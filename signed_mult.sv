==> flow/design.v <==
module signed_mult (
  output logic signed[15:0]	out,
  input			            clk,
  input        signed[ 7:0] a,
  input        signed[ 7:0] b);
  logic	signed [ 7:0] 	a_reg;
  logic	signed [ 7:0] 	b_reg;
  wire 	signed [15:0]	mult_out;
  assign mult_out = a_reg * b_reg;
  always @(posedge clk) begin			 
		a_reg <= a;						 
		b_reg <= b;
		out   <= mult_out;				 
  end
endmodule
# Reports on signed_mult
# The steps from the RTL of signed_mult to its reports follow in flow order.
# Line numbers count from 1 in the design file above.
# Library cell names are shortened.
# Not given: --
# inputs
top_module	signed_mult
clock_port	clk
lib	sky130hd
lib_corner	tt_025C_1v80

# Word level
# Yosys after proc, flatten, opt, wreduce and memory -nomap, before mapping. Enables and synchronous resets that opt folds into registers are not counted as muxes. Memory bits, and registers merged into a memory's read port (data or address), are not among the register bits. Print and check cells are not counted. Equal cells are merged and count once.
# word_totals
word_cells	4
register_bits	32
# op_classes
mul	1
# op_table
op	n
8-bit by 8-bit multiplier with 16-bit output	1

# Depth
# Depth = most cells in a row (Yosys ltp): at word level without a register or memory, in the mapped netlist without a sequential cell, where the memories' decode and read muxes count.
# logic_depth
word_depth	1
ABC_AREA	1
depth_mapped	21
depth_no_buf	20

# Netlist
# Source: synth_stat.txt of the flow (Yosys; design flattened, memories mapped). It holds for the ABC_AREA given above (unset counts as 0); a run with the other value may have another netlist.
# synth_totals
ffs	32
area_mm2	0.0033945
cells	432
# by_type
cell_type	n
fa_1	55
dfxtp_1	32
inv_1	147
ha_1	29
nand2_1	96
nor2_1	17
clkbuf_1	15
nand3_1	11
xor2_1	5
a21oi_1	8
xnor2_1	3
o21bai_1	3
nand4_1	3
o21ai_0	2
o21ai_2	1
a21o_1	1
nand3b_1	1
nand2_2	1
# Other cell types: 2; their cells: 2.

# Timing after synthesis
# Source: OpenSTA report_checks on the synthesized netlist (no wires, ideal clock, input and output delay 20% of the period each), path of least setup slack; recovery checks are left aside. Register names are those of the netlist, which keeps one name where synthesis merged equal registers.
# synth_timing
kind	register to register
start	register a_reg[0]
end	register out[14]
path_slack_ns	0.588
required_time_ns	4.477
setup_ns	0.113
stages	17
tclk_ns	4.59
arrival_time_ns	3.889
delay_ns	4.002
synth_period_reached_ns	4.002
# "delay_ns" = arrival - input delay + setup time.
# "stages": output pins that drive a net of the path, with the launching flip-flop's if there is one; two outputs of one cell count as two.
# "synth_period_reached_ns" is the clock period less the worst setup slack; recovery checks do not enter. This is arithmetic on one report: input and output delays are still those of the set period (20% each).
# Between the ends stands the longest chain of elaborated cells between them, by number of cells; it is not shown to be the way that was timed. Of several equally long chains one is given.
# A line is the first line of the expression or statement that the cell stems from. Yosys adds cells for indexed reads and writes and turns some case tables into memories.
# synth_via
path_cell_list	dfxtp_1 > clkbuf_1 > or2_2 > fa_1 > fa_1 > inv_1 > fa_1 > inv_1 > fa_1 > inv_1 > ha_1 > a21oi_1 > nor2_1 > o21ai_0 > nand3_1 > nand2_1 > nand2_1
elab_chain_len	1
cells_between	1
cone_lines	1
classes_between	mul: 1
# synth_lines
item	line_no	rtl
start, declared	6	logic signed [ 7:0] a_reg;
start, assigned	11	a_reg <= a;
8-bit by 8-bit multiplier with 16-bit output	9	assign mult_out = a_reg * b_reg;
end, assigned	13	out <= mult_out;
end, declared	2	output logic signed[15:0] out,

# Worst path after layout
# Path of least setup slack in the final report of run 1 (OpenROAD, finished layout, wires in). Where an end is a register, its clock arrival counts in the times.
# layout_timing
kind	register to register
start	register b_reg[7]
end	register out[14]
required_time_ns	6.17
tclk_ns	5.97
setup_ns	0.10
stages	17
path_slack_ns	1.65
arrival_time_ns	4.52
# Between the ends stands the longest chain of elaborated cells between them, by number of cells; it is not shown to be the way that was timed. Of several equally long chains one is given.
# layout_via
path_cell_list	dfxtp_1 > inv_1 > or2_2 > fa_1 > fa_1 > inv_1 > fa_1 > inv_1 > fa_1 > inv_1 > ha_1 > a21oi_1 > nor2_1 > o21ai_0 > nand3_1 > nand2_1 > nand2_1
elab_chain_len	1
cells_between	1
cone_lines	1
classes_between	mul: 1
# layout_lines
item	line_no	rtl
start, declared	7	logic signed [ 7:0] b_reg;
start, assigned	12	b_reg <= b;
8-bit by 8-bit multiplier with 16-bit output	9	assign mult_out = a_reg * b_reg;
end, assigned	13	out <= mult_out;
end, declared	2	output logic signed[15:0] out,

# Record of 2 stored runs of the RTL-to-layout flow on signed_mult, platform sky130hd. The runs are unordered. Constraints: input delay and output delay 20% of the set period each, output load 0.01 pF.
# "timing.worst_path_ns" means the part of the period allowed to the worst setup path (the constraints hold back 20% at inputs and 20% at outputs) less its slack; where the path has registers, the arrival times of their clocks count too.
# "design_power_mw" rests on the timing tool's default activity at the inputs, not on a simulated workload.
# Among the settings, - means not set for that run.
# Among the results, - means that no value is shown for the run.
stored run	period_ns	CORE_UTILIZATION	HOLD_SLACK_MARGIN	CORE_ASPECT_RATIO	CORE_MARGIN	ABC_AREA	GPL_TIMING_DRIVEN	CTS_CLUSTER_SIZE	CTS_CLUSTER_DIAMETER	CAP_MARGIN	SLEW_MARGIN	MIN_ROUTING_LAYER	MAX_ROUTING_LAYER	SETUP_SLACK_MARGIN	PLACE_DENSITY_LB_ADDON	CELL_PAD_IN_SITES_DETAIL_PLACEMENT	TNS_END_PERCENT	die_mm2	setupTns_ns	fin_util_pct	yosys.chip_area_mm2	ws_setup_ns	hold_ws_ns	design_power_mw	timing.worst_path_ns	timing.worst_path_kind
run 1	5.97	50	-0.08	0.86	7	1	1	79	365	20	5	met2	met5	-	-	-	-	0.0092987	0.000	59.5	0.0033945	1.648	0.584	1.552	4.32	register to register
run 2	5.79	68	-	-	2	1	1	-	-	35	20	-	-	1.64	0.17	1	80	-	-	-	-	-	-	-	-	-
# Run 2: unfinished; error DPL-0033 in placement
